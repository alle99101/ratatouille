==> flow/design.v <==
module ALU (r,g,b,clk,valid_inr,valid_ing,valid_inb,gray);
input [31:0] r,g,b;
input clk, valid_inr,valid_ing,valid_inb;
wire valid_outmulr, valid_outmulg, valid_outmulb;
wire valid_out, valid_unused;
output [31:0] gray;
wire [31:0] rout,gout,bout,t;
Floatmulti multir (rout, 32'b00111110100110010001011010000111, r, valid_inr, valid_outmulr, clk);
Floatmulti multig (gout, 32'b00111111000101100100010110100010, g, valid_ing, valid_outmulg, clk);
Floatmulti multib (bout, 32'b00111101111010010111100011010101, b, valid_inb, valid_outmulb, clk);
Floatadder addrg(t, gout, rout, valid_outmulg, valid_outmulr, valid_out, clk);
Floatadder addrgb(gray, bout , t, valid_outmulb, valid_out, valid_unused, clk);
endmodule 
module Floatadder(data_out,x,y,valid_inx,valid_iny,valid_out,clk);
  input [31:0] x,y;
  input clk, valid_inx, valid_iny;
  output reg valid_out;
  output reg [31:0] data_out;
reg [7:0] ex, ey;
reg [23:0] mx, my;
reg [24:0] mout;
reg [7:0] bias;
always @(posedge clk) 
begin
if ((valid_inx == 1'b1) && (valid_iny == 1'b1)) begin
  mx = {1'd1, x[22:0]};
  my = {1'd1, y[22:0]};
  ex = x[30:23];
  ey = y[30:23];
if (ex < ey) 
  begin
    bias = ey - ex;
    ex = ey;
    mx = my >> bias;
  end
else 
  begin
    bias = ex - ey;
    ey = ex;
    my = mx >> bias;
  end
if (x[31]==y[31]) 
  begin
    mout = mx + my;
    data_out[31] = x[31];
  end
else
    if (mx > my)
      begin
        mout = mx - my;
        data_out[31] = x[31];
      end
else
  if (mx < my) 
    begin
      mout = my - mx;
      data_out[31]= y[31];
    end
else
  begin
    mout = mx - my;
    data_out[31] = 1'd0;
  end
    if (mout[24] == 1) begin		
				data_out[22:0] = mout[23:1];
				data_out[30:23] = ex+8'd1;
		end
		else if(mout[23] == 1) begin 					
				data_out[22:0] = mout[22:0];
				data_out[30:23] = ex;
		end
		else if (mout[22] == 1) begin
					data_out[22:0] = {mout[21:0],1'd0};
					data_out[30:23] = ex - 1;
				end
		else if (mout[21] == 1) begin
					data_out[22:0] = {mout[20:0],2'd0};
					data_out[30:23] = ex - 2;	
				end
		else if (mout[20] == 1) begin
					data_out[22:0] = {mout[19:0],3'd0};
					data_out[30:23] = ex - 3;	
				end
		else if (mout[19] == 1) begin
					data_out[22:0] = {mout[18:0],4'd0};
					data_out[30:23] = ex - 4;
				end
		else if (mout[18] == 1) begin
					data_out[22:0] = {mout[17:0],5'd0};
					data_out[30:23] = ex - 5;
				end
		else if (mout[17] == 1) begin
					data_out[22:0] = {mout[16:0],6'd0};
					data_out[30:23] = ex - 6;
				end		
		else if (mout[16] == 1) begin
					data_out[22:0] = {mout[15:0],7'd0};
					data_out[30:23] = ex - 7;
				end		
		else if (mout[15] == 1) begin
					data_out[22:0] = {mout[14:0],8'd0};
					data_out[30:23] = ex - 8;
				end
		else if (mout[14] == 1) begin
					data_out[22:0] = {mout[13:0],9'd0};
					data_out[30:23] = ex - 9;
				end
		else if (mout[13] == 1) begin
					data_out[22:0] = {mout[12:0],10'd0};
					data_out[30:23] = ex - 10;
				end
		else if (mout[12] == 1) begin
					data_out[22:0] = {mout[11:0],11'd0};
					data_out[30:23] = ex - 11;
				end
		else if (mout[11] == 1) begin
					data_out[22:0] = {mout[10:0],12'd0};
					data_out[30:23] = ex - 12;
				end
		else if (mout[10] == 1) begin
					data_out[22:0] = {mout[9:0],13'd0};
					data_out[30:23] = ex - 13;
				end
		else if (mout[9] == 1) begin
					data_out[22:0] = {mout[8:0],14'd0};
					data_out[30:23] = ex - 14;
				end
		else if (mout[8] == 1) begin
					data_out[22:0] = {mout[7:0],15'd0};
					data_out[30:23] = ex - 15;
				end
		else if (mout[7] == 1) begin
					data_out[22:0] = {mout[6:0],16'd0};
					data_out[30:23] = ex - 16;
				end
		else if (mout[6] == 1) begin
					data_out[22:0] = {mout[5:0],17'd0};
					data_out[30:23] = ex - 17;
				end
		else if (mout[5] == 1) begin
					data_out[22:0] = {mout[4:0],18'd0};
					data_out[30:23] = ex - 18;
				end
		else if (mout[4] == 1) begin
					data_out[22:0] = {mout[3:0],19'd0};
					data_out[30:23] = ex - 19;
				end
		else if (mout[3] == 1) begin
					data_out[22:0] = {mout[2:0],20'd0};
					data_out[30:23] = ex - 20;
				end
		else if (mout[2] == 1) begin
					data_out[22:0] = {mout[1:0],21'd0};
					data_out[30:23] = ex - 21;
				end
		else if (mout[1] == 1) begin
					data_out[22:0] = {mout[0],22'd0};
					data_out[30:23] = ex - 22;
				end
		else if (mout[0] == 1) begin
					data_out[22:0] = {23'd0};
					data_out[30:23] = ex - 23;
				end
		else data_out[30:0] = 0;	
valid_out = 1'b1;
end
else begin
valid_out = 1'b0;
data_out[31:0] = 1'b0;
end
end
endmodule
module Floatmulti (data_out,x,y,valid_in,valid_out,clk);
output reg [31:0] data_out;
output reg valid_out;
input [31:0] x,y;
input valid_in;
input clk;
 reg [47:0] mz;
 reg [23:0] mx,my;
 always @(posedge clk) 
 begin
	if (valid_in==1'b1)
	begin
		if (x[31] == y[31] ) begin
			data_out[31] = 0;  
			end
			else begin
			data_out[31] = 1;
			end
			data_out[30:23] = x [30:23] + y [30:23] - 8'd127; 
			mx = {1'b1,x[22:0]};				
			my = {1'b1,y[22:0]};
			mz = mx * my;
			if (mz[47] == 0) 
			begin		
				data_out[22:0] = mz[45:23];
			end
			else
			begin		
				data_out[30:23] = data_out[30:23] + 1;
				data_out[22:0] = mz[46:24];
			end
		valid_out = 1'b1;
	end
	else begin
		data_out[31:0] = 31'b0;
		valid_out = 1'b0;
	end
end
endmodule 
module RGBtoGray (r, g, b, valid_in, clk , rst , grayout);
  input [31:0] r,g,b;
  wire [31:0] rout, gout, bout;
  input valid_in, clk, rst;
  output [31:0] grayout;
  wire valid_outr,valid_outg,valid_outb;
register regr(rout,r,clk,valid_in,valid_outr, rst);
register regg(gout,g,clk,valid_in,valid_outg, rst);
register regb(bout,b,clk,valid_in,valid_outb, rst);
ALU ALU1(rout,gout,bout,clk,valid_outr,valid_outg,valid_outb, grayout);      
endmodule           
module register(data_out, data_in, clk, en, valid_out, rst);
	output reg [31:0] data_out;
	output reg valid_out;
	input [31:0] data_in;
	input clk,en,rst;
	always @(posedge clk)
	begin
	if (rst==1'b1 || en == 1'b0) begin
		data_out <= 32'b0;
		end
		else if(en==1'b1) begin
		  	data_out <= data_in;
			valid_out <= 1'b1;
        end
	end
endmodule
==> Step by step through the tools: RGBtoGray <==
What the tools print for RGBtoGray, step after step.
Line numbers count from 1 in the design file above.
Operators: Yosys type, input widths -> output width; for muxes data width and select width s.
Library cell names are shortened.
{ "inputs": {"top_module": "RGBtoGray", "clock_port": "clk", "lib": "sky130hd", "corner": "tt_025C_1v80"} }

==> Elaborated design <==
Source: Yosys, flattened and elaborated, memories not mapped. Widths are those after wreduce; folded enables and synchronous resets count as part of the registers. Registers that Yosys merges into a memory's read port (data or address) are not register bits. Print and check cells do not count. Equal cells are merged and count once.
{ "classes": {"n_logic": 1, "addsub": 67, "n_shift": 4, "n_mul": 3, "mux": 125, "compare": 6, "n_reduce_logical": 1, "div": 0, "n_eq": 2} }
{ "ops": {"columns": ["op", "n"], "rows": [
  ["$mul 24x24->48 const A", 2],
  ["$mux 23", 51],
  ["$mul 23x24->47 const A", 1],
  ["$mux 8", 55],
  ["$mux 25", 6],
  ["$sub 8x4->8 const B", 16],
  ["$sub 8x5->8 const B", 16],
  ["$sub 24x24->25", 4],
  ["$shr 24x8->24", 4],
  ["$mux 24", 4],
  ["$sub 8x3->8 const B", 8],
  ["$add 24x24->25", 2],
  ["$gt 24x24->1", 2],
  ["$lt 24x24->1", 2],
  ["$add 8x1->8 const B", 5],
  ["$sub 8x2->8 const B", 4],
  ["$sub 8x8->8", 4],
  ["$add 7x8->8 const A", 3],
  ["$sub 8x7->8 const B", 3],
  ["$sub 8x1->8 const B", 2],
  ["$lt 8x8->1", 2],
  ["$mux 1", 9],
  ["$eq 1x1->1", 2],
  ["$logic_or 1x1->1", 1],
  ["$not 1->1", 1]
]} }
{ "word_totals": {"inputBits": 99, "output_inout_bits": 32, "latchBits": 0, "n_memories": 0, "clocked_rd_ports_x_width": 0, "reg_bits": 256, "mem_bits_rw": 0, "mem_bits_ro": 0} }

==> Logic depth <==
Longest topological path by Yosys (ltp), each cell counted once; first at word level (registers and memories cut), then after technology mapping (sequential cells cut; the memories' decode and read muxes count).
{ "logic_depth": {"word_depth": 32, "ABC_AREA": 0, "mapped_depth": 44, "depth_no_buf": 38} }

==> After synthesis <==
The flow's flattened synthesis, as Yosys stat reports it; memories are mapped. The netlist is that of the ABC_AREA named above (0 if unset); the other value can give another one.
Totals and module areas in this step are rounded.
{ "types": {"columns": ["cell", "n"], "rows": [
  ["ha_1", 1001],
  ["fa_1", 546],
  ["dfxtp_1", 256],
  ["inv_1", 1101],
  ["a21oi_1", 529],
  ["nand2_1", 649],
  ["o21ai_0", 368],
  ["nor2_1", 425],
  ["xnor2_1", 176],
  ["clkbuf_1", 325],
  ["nor3_1", 203],
  ["nand3_1", 198],
  ["and2_1", 142],
  ["mux2i_1", 79],
  ["a211oi_1", 100],
  ["a21o_1", 97],
  ["a31oi_1", 113],
  ["o211ai_1", 80]
]} }
Other cell types: 93; their cells: 1304.
{ "synth_totals": {"sequential_area_um2": 5120, "ff_cells": 256, "synth_area_um2": 60600, "buffers": 455, "mapped_cells": 7692} }
The figures by module come from a second, unflattened synthesis with its own total; it is not the netlist above.
{ "unflattened": {"hier_cells": 11685, "hier_area_um2": 91800} }
Each row is one instance without its submodules.
{ "by_module": {"columns": ["module", "cells", "n_inst", "mod_seq_area_um2", "mod_area_um2"], "rows": [
  ["Floatmulti", 2295, 3, 661, 20000],
  ["Floatadder", 2291, 2, 661, 14300],
  ["register", 72, 3, 641, 991],
  ["ALU", 2, 1, 0.0, 7.5],
  ["RGBtoGray", 0, 1, 0.0, 0.0]
]} }

==> Timing after synthesis <==
Path of least setup slack by OpenSTA after synthesis, without wires, with an ideal clock, recovery checks aside; 20% of the period is set as input and as output delay. Where synthesis merged equal registers, the netlist keeps one of their names.
{ "synth_path": {"kind": "reg2reg", "from": "reg regb.data_out[4]", "to": "reg ALU1.multib.data_out[29]", "path_delay_ps": 8289, "required_time_ps": 11182, "period_ps": 11300, "path_slack_ps": 3011, "setup_ps": 118, "path_stages": 31, "path_buffers": 0, "t_first_pin_ps": 0, "arrival_time_ps": 8171, "period_less_setup_slack_ps": 8289} }
"path_delay_ps" is the arrival time less input delay plus setup time.
"path_stages" counts driving pins, that of a launching flip-flop among them; a cell with two outputs on the path counts twice.
"period_less_setup_slack_ps" = period - worst setup slack (recovery checks aside). The figure is calculated, with input and output delays left at 20% of the set period.
Between the ends stands the longest chain of elaborated cells between them, by number of cells; it is not shown to be the way that was timed. Of several equally long chains one is given.
Each line given opens the expression or statement behind the cell; cells for indexed reads and writes are added by Yosys, which also makes memories of some case tables.
At most two assigning lines are given for a register; there are more.
{ "synth_via": {"path_cell_list": "dfxtp_1 fa_1 inv_1 fa_1 inv_1 fa_1 fa_1 inv_1 fa_1 inv_1 fa_1 inv_1 fa_1 inv_1 ha_1 a21o_1 a21o_1 a21o_1 a21o_1 a21oi_1 o221ai_1 o311ai_0 a211oi_1 or2_2 a211o_1 nand3_1 a21oi_1 nor3_1 nand2_1 a2111o_1 xnor2_1", "elab_chain_cells": 2, "cells_between": 2, "lines_between": 2, "cone_classes": "mul (1); mux (1)"} }
{ "synth_lines": {"columns": ["item", "line", "source"], "rows": [
  ["start: declaration", 224, "output reg [31:0] data_out;"],
  ["start: assignment", 231, "data_out <= 32'b0;"],
  ["start: assignment", 234, "data_out <= data_in;"],
  ["$mul 24x24->48", 194, "mz = mx * my;"],
  ["$mux 8", 195, "if (mz[47] == 0)"],
  ["end: assignment", 191, "data_out[30:23] = x [30:23] + y [30:23] - 8'd127;"],
  ["end: assignment", 201, "data_out[30:23] = data_out[30:23] + 1;"],
  ["end: declaration", 174, "output reg [31:0] data_out;"]
]} }

==> Path in the finished layout <==
From the final timing report of flow run A: the path of least setup slack in the routed layout; clock arrival at registers is part of the times.
The path's times are printed in steps of 10 ps; the period is the one set.
{ "layout_path": {"kind": "reg2reg", "from": "reg ALU1.multig.data_out[26]", "to": "reg ALU1.addrg.data_out[29]", "setup_ps": 150, "path_stages": 38, "t_first_pin_ps": 650, "period_ps": 11900, "arrival_time_ps": 12150, "required_time_ps": 12360, "path_buffers": 3, "path_slack_ps": 210} }
Between the ends stands the longest chain of elaborated cells between them, by number of cells; it is not shown to be the way that was timed. Of several equally long chains one is given.
At most two assigning lines are given for a register; there are more.
{ "layout_via": {"path_cell_list": "dfxtp_1 inv_1 ha_1 a21oi_1 a21oi_1 nor2_2 clkbuf_1 nand2_1 nand2_1 nor2_1 a31oi_1 mux2i_1 nand2_1 nand3_1 nor2_1 a21oi_1 o22ai_1 nand2_1 (+2 left out) fa_1 nor2b_1 o21ai_0 a21boi_0 o21ai_0 a211oi_1 or2_2 and3_1 a221o_1 nor3_1 clkbuf_1 buf_2 o211ai_1 nand3_1 o221ai_1 a211oi_1 o21ai_0 o211a_1", "elab_chain_cells": 32, "cells_between": 65, "cone_classes": "add/sub (29); compare (3); shift (2); mux (31)"} }
{ "layout_lines": {"columns": ["item", "line", "source"], "rows": [
  ["start: declaration", 174, "output reg [31:0] data_out;"],
  ["start: assignment", 191, "data_out[30:23] = x [30:23] + y [30:23] - 8'd127;"],
  ["start: assignment", 201, "data_out[30:23] = data_out[30:23] + 1;"],
  ["$sub 8x8->8", 32, "bias = ey - ex;"],
  ["$shr 24x8->24", 34, "mx = my >> bias;"],
  ["$mux 24", 30, "if (ex < ey)"],
  ["$sub 24x24->25", 61, "mout = mx - my;"],
  ["$mux 25", 54, "if (mx < my)"],
  ["$mux 25", 48, "if (mx > my)"],
  ["$mux 25", 42, "if (x[31]==y[31])"],
  ["(+18 left out)", null, null],
  ["$mux 8", 88, "else if (mout[18] == 1) begin"],
  ["$mux 8", 84, "else if (mout[19] == 1) begin"],
  ["$mux 8", 80, "else if (mout[20] == 1) begin"],
  ["$mux 8", 76, "else if (mout[21] == 1) begin"],
  ["$mux 8", 72, "else if (mout[22] == 1) begin"],
  ["$mux 8", 68, "else if(mout[23] == 1) begin"],
  ["$mux 8", 64, "if (mout[24] == 1) begin"],
  ["end: assignment", 66, "data_out[30:23] = ex+8'd1;"],
  ["end: assignment", 70, "data_out[30:23] = ex;"],
  ["end: declaration", 18, "output reg [31:0] data_out;"]
]} }

Memo
Re: implementation data of RGBtoGray

Stored flow runs of RGBtoGray (2 of them; Yosys, OpenROAD, sky130hd). They differ in their settings and are not a sequence. Constraints: input delay and output delay 20% of the set period each, output load 0.01 pF.
"clock_period_reached_ps" = clock period - worst setup slack. The figure is calculated, with input and output delays left at 20% of the set period.
Measured values are rounded.
[
  {
    "run": "flow run A",
    "settings": { "period_ns": 11.9, "CORE_UTILIZATION": 28, "SETUP_SLACK_MARGIN": 0.17, "CORE_MARGIN": 5, "CELL_PAD_IN_SITES_DETAIL_PLACEMENT": 2, "ABC_AREA": 0, "GPL_TIMING_DRIVEN": 0, "MIN_ROUTING_LAYER": "met1", "CAP_MARGIN": 20, "SLEW_MARGIN": 20 },
    "results": { "stdcell_area_um2": 67200, "utilization_frac": 0.313, "worst_setup_slack_ps": 209, "synth_area_um2": 60600, "clock_period_reached_ps": 11691, "die_footprint_um2": 226000 }
  },
  {
    "run": "flow run B",
    "settings": { "period_ns": 7.46, "CORE_UTILIZATION": 28, "CORE_ASPECT_RATIO": 1.42, "CELL_PAD_IN_SITES_DETAIL_PLACEMENT": 0, "CTS_CLUSTER_SIZE": 23, "CTS_CLUSTER_DIAMETER": 54, "CAP_MARGIN": 20, "CORE_MARGIN": 2, "SLEW_MARGIN": 20 },
    "results": { "stdcell_area_um2": 85500, "utilization_frac": 0.397, "worst_setup_slack_ps": -351, "synth_area_um2": 60600, "clock_period_reached_ps": 7811, "die_footprint_um2": 220000 }
  }
]
